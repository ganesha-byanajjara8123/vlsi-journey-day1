==> flow/design.v <==
module ALU_Multicycle_Handshake (
    input wire         clk,
    input wire         rst,
    input wire         in_valid,
    output wire        in_ready,
    input wire [3:0]   A,
    input wire [3:0]   B,
    input wire [2:0]   OpCode,
    output reg         out_valid,
    output reg [7:0]   Result,
    output reg         busy
);
    localparam OP_ADD = 3'b000,
               OP_SUB = 3'b001,
               OP_AND = 3'b010,
               OP_OR  = 3'b011,
               OP_XOR = 3'b100,
               OP_SLT = 3'b101,
               OP_MUL = 3'b110;
    localparam IDLE = 0,
               EXEC = 1,
               DONE = 2;
    reg [1:0] state, next_state;
    reg [3:0] A_reg, B_reg;
    reg [2:0] Op_reg;
    reg [2:0] cycle_cnt;
    reg [7:0] mul_temp;
    assign in_ready = (state == IDLE);
    always @(posedge clk or posedge rst) begin
        if (rst)
            state <= IDLE;
        else
            state <= next_state;
    end
    always @(*) begin
        next_state = state;
        case (state)
            IDLE: begin
                if (in_valid)
                    next_state = EXEC;
            end
            EXEC: begin
                if (Op_reg == OP_MUL) begin
                    if (cycle_cnt == 3)
                        next_state = DONE;
                end else begin
                    next_state = DONE;   
                end
            end
            DONE: begin
                next_state = IDLE;
            end
        endcase
    end
    always @(posedge clk or posedge rst) begin
        if (rst) begin
            busy      <= 0;
            out_valid <= 0;
            Result    <= 0;
            cycle_cnt <= 0;
        end else begin
            out_valid <= 0;   
            case (state)
                IDLE: begin
                    busy <= 0;
                    if (in_valid) begin
                        A_reg  <= A;
                        B_reg  <= B;
                        Op_reg <= OpCode;
                        cycle_cnt <= 0;
                        busy <= 1;
                    end
                end
                EXEC: begin
                    if (Op_reg == OP_MUL) begin
                        if (cycle_cnt == 0)
                            mul_temp <= A_reg * B_reg;
                        cycle_cnt <= cycle_cnt + 1;
                        if (cycle_cnt == 3)
                            Result <= mul_temp;
                    end else begin
                        case (Op_reg)
                            OP_ADD: Result <= A_reg + B_reg;
                            OP_SUB: Result <= A_reg - B_reg;
                            OP_AND: Result <= A_reg & B_reg;
                            OP_OR : Result <= A_reg | B_reg;
                            OP_XOR: Result <= A_reg ^ B_reg;
                            OP_SLT: Result <= ($signed(A_reg) < $signed(B_reg)) ? 8'd1 : 8'd0;
                            default: Result <= 8'hXX;
                        endcase
                    end
                end
                DONE: begin
                    out_valid <= 1;
                    busy      <= 0;
                end
            endcase
        end
    end
endmodule
## From RTL to reports: ALU_Multicycle_Handshake

The steps from the RTL of ALU_Multicycle_Handshake to its reports follow in flow order.
Lines are those of the file above, counted from 1.
Library cell names are shortened.
Not given: --

- Design top: ALU_Multicycle_Handshake
- Clock port: clk
- Cell library: sky130hd
- Corner: tt_025C_1v80

## Word-level counts

Source: Yosys, flattened and elaborated, memories not mapped. Widths are those after wreduce. Registers that Yosys merges into a memory's read port (data or address) are not register bits. Print and check cells do not count. Equal cells are merged and count once.

- Equal/unequal tests: 13
- Bitwise gates (word level): 4
- Reductions and logical operators: 11
- Muxes and demuxes: 14
- Multipliers: 1
- $lt $le $gt $ge: 1
- Add/sub/neg operators: 3

Operators by type and width:

| cell | number |
|---|---|
| parallel mux 8 bit (select 6 bit) | 1 |
| multiplier 4 x 4 -> 8 bit | 1 |
| 2-to-1 mux 8 bit | 2 |
| == test 3 x 2 -> 1 bit with constant B | 3 |
| == test 3 bit with constant B | 3 |
| AND reduction 3 bit | 3 |
| logical NOT 3 bit | 2 |
| parallel mux 3 bit (select 2 bit) | 1 |
| parallel mux 2 bit (select 3 bit) | 1 |
| 2-to-1 mux 3 bit | 2 |
| 2-to-1 mux 2 bit | 3 |
| adder 4 x 4 -> 5 bit | 1 |
| subtractor 4 x 4 -> 5 bit | 1 |
| != test 2 bit with constant B | 2 |
| nonzero test 2 bit | 2 |
| < comparator 4 bit | 1 |
| AND 4 bit | 1 |
| bitwise OR 4 bit | 1 |
| XOR 4 bit | 1 |
| AND reduction 4 bit | 1 |
| adder 3 x 1 -> 3 bit with constant B | 1 |
| == test 3 x 1 -> 1 bit with constant B | 1 |
| != test 3 bit with constant B | 1 |
| nonzero test 3 bit | 1 |
| 2-to-1 mux 1 bit | 3 |
| == test 2 x 1 -> 1 bit with constant B | 1 |
| != test 2 x 1 -> 1 bit with constant B | 1 |
| == test 2 bit with constant B | 1 |

Other operator kinds: 4; their cells: 4.

- Input port bits: 14
- Bits in registers: 34

## Logic depth

Yosys ltp: most cells in a row. Word level: on the elaborated netlist, between registers, memories and ports. Mapped: between sequential cells and ports; inverters and the memories' decode and read muxes count.

- Depth in word-level cells: 4
- ABC_AREA: 0
- Mapped depth: 12
- Gate-level depth less buffers: 12

## After synthesis

The flow's flattened synthesis, as Yosys stat reports it; memories are mapped. The netlist is that of the ABC_AREA named above (0 if unset); the other value can give another one.

Cells by type:

| cell | number | area in all (sq um) |
|---|---|---|
| edfxtp_1 | 19 | 570.547 |
| dfrtp_1 | 15 | 375.36 |
| ha_1 | 27 | 337.824 |
| fa_1 | 6 | 120.115 |
| inv_1 | 25 | 93.84 |
| nor2_1 | 25 | 93.84 |
| a21oi_1 | 15 | 75.072 |
| nand2_1 | 17 | 63.811 |
| o21ai_1 | 9 | 45.043 |
| o22ai_1 | 7 | 43.792 |
| xnor2_1 | 5 | 43.792 |
| mux2i_1 | 3 | 30.029 |
| dfstp_2 | 1 | 26.275 |
| a21o_1 | 3 | 22.522 |
| mux4_2 | 1 | 22.522 |
| nand3b_1 | 3 | 22.522 |
| o21a_1 | 3 | 22.522 |
| nand3b_4 | 1 | 20.019 |

Not listed: further types 24, cells in them 34.

- Sequential part of the area: 0.0009722 sq mm
- Cell count: 219
- Buffer cells: 6
- Chip area (Yosys): 0.0022747 sq mm
- Flip-flop cells: 35

## Path before layout

Path of least setup slack by OpenSTA after synthesis, without wires, with an ideal clock, recovery checks aside; 20% of the period is set as input and as output delay. Where synthesis merged equal registers, the netlist keeps one of their names.

- Path kind: register -> register
- Start: register A_reg[1]
- End: register mul_temp[7]
- Path buffers: 0
- Delay of the path: 2.786 ns
- Launch time at the first pin: 0.000 ns
- Data arrival time: 2.528 ns
- Required time: 3.112 ns
- Clock period: 3.37 ns
- Stages: 11
- Slack: 0.585 ns
- Period reached after synthesis: 2.785 ns

"delay of the path" = arrival - input delay + setup time.
"stages": output pins that drive a net of the path, with the launching flip-flop's if there is one; two outputs of one cell count as two.
"period reached after synthesis" = period - worst setup slack (recovery checks aside). The figure is calculated, with input and output delays left at 20% of the set period.
The rows between start and end are the longest chain of elaborated cells between them; the timing report does not say that the signal goes this way. Where chains are equally long, one stands for them.
Each line given opens the expression or statement behind the cell; cells for indexed reads and writes are added by Yosys, which also makes memories of some case tables.

- Cells stage by stage: edfxtp_1 nand2_1 fa_1 fa_1 inv_1 ha_1 a21o_1 a21oi_1 o21bai_1 a21oi_1 xnor2_1
- Length of the longest elaborated chain: 1

RTL lines, path post-synthesis:

| what | RTL line | source |
|---|---|---|
| start, declared | 24 | `reg [3:0] A_reg, B_reg;` |
| start, assigned | 67 | `A_reg  <= A;` |
| multiplier 4 x 4 -> 8 bit | 77 | `mul_temp <= A_reg * B_reg;` |
| end, assigned | 77 |  |
| end, declared | 27 | `reg [7:0] mul_temp;` |

## Timing after layout

Path of least setup slack in the final report of flow run 2 (OpenROAD, finished layout, wires in). Where an end is a register, its clock arrival counts in the times.

- Path kind: register -> register
- Start: register A_reg[1]
- End: register mul_temp[7]
- Slack: 0.51 ns
- Path buffers: 0
- Clock period: 3.12 ns
- Launch time at the first pin: 0.28 ns
- Data arrival time: 2.65 ns
- Required time: 3.15 ns
- Stages: 11

The rows between start and end are the longest chain of elaborated cells between them; the timing report does not say that the signal goes this way. Where chains are equally long, one stands for them.

- Cells stage by stage: edfxtp_1 nand2_2 fa_1 fa_1 inv_2 ha_4 a21o_1 a21oi_2 o21bai_1 a21oi_1 xnor2_1
- Length of the longest elaborated chain: 1

RTL lines, path post-layout:

| what | RTL line | source |
|---|---|---|
| start, declared | 24 | `reg [3:0] A_reg, B_reg;` |
| start, assigned | 67 | `A_reg  <= A;` |
| multiplier 4 x 4 -> 8 bit | 77 | `mul_temp <= A_reg * B_reg;` |
| end, assigned | 77 |  |
| end, declared | 27 | `reg [7:0] mul_temp;` |

## Implementation results

Top module ALU_Multicycle_Handshake; platform sky130hd; tools Yosys and OpenROAD; 2 stored runs in no particular order. Input and output delays are each 20% of the period that was set; the output load is 0.01 pF.
"clock period reached" is the run's clock period less its worst setup slack. It is reckoned from that one timing run; input and output delays stay at 20% of the period that was set.
"allowed time less slack (worst setup path)": the worst setup path's part of the clock period (all of it between registers, 20% less for each end at a port) less its slack. A launch clock that arrives late makes it longer, a capture clock that arrives late makes it shorter.
"total power after layout": no workload was simulated; the value follows from the tool's default switching activity.

### Flow run 1

Settings: `period_ns=2.29`, `CORE_UTILIZATION=69`, `SETUP_SLACK_MARGIN=-0.04`, `PLACE_DENSITY_LB_ADDON=0.13`, `CORE_MARGIN=2`, `CELL_PAD_IN_SITES_GLOBAL_PLACEMENT=1`, `CELL_PAD_IN_SITES_DETAIL_PLACEMENT=0`, `GPL_ROUTABILITY_DRIVEN=1`, `SLEW_MARGIN=40`, `MIN_ROUTING_LAYER=met1`, `CAP_MARGIN=20`

Stopped before the end: placement reported FLW-0024.

### Flow run 2

Settings: `period_ns=3.12`, `SETUP_SLACK_MARGIN=0.77`, `CAP_MARGIN=20`, `CORE_MARGIN=2`, `CORE_UTILIZATION=40`, `SLEW_MARGIN=20`

- Die area: 0.0063059 sq mm
- Netlist area reported by Yosys: 0.0022747 sq mm
- Post-route setup TNS: 0.000 ns
- Final worst hold slack: 0.371 ns
- Allowed time less slack (worst setup path): 2.61 ns
- Worst setup path type: register -> register
- Total power after layout: 0.00121 W
- Clock period reached: 2.614 ns
- Worst setup slack after layout: 0.506 ns
- Post-layout utilization: 51.1 %
- Standard-cell area after layout: 0.0028152 sq mm
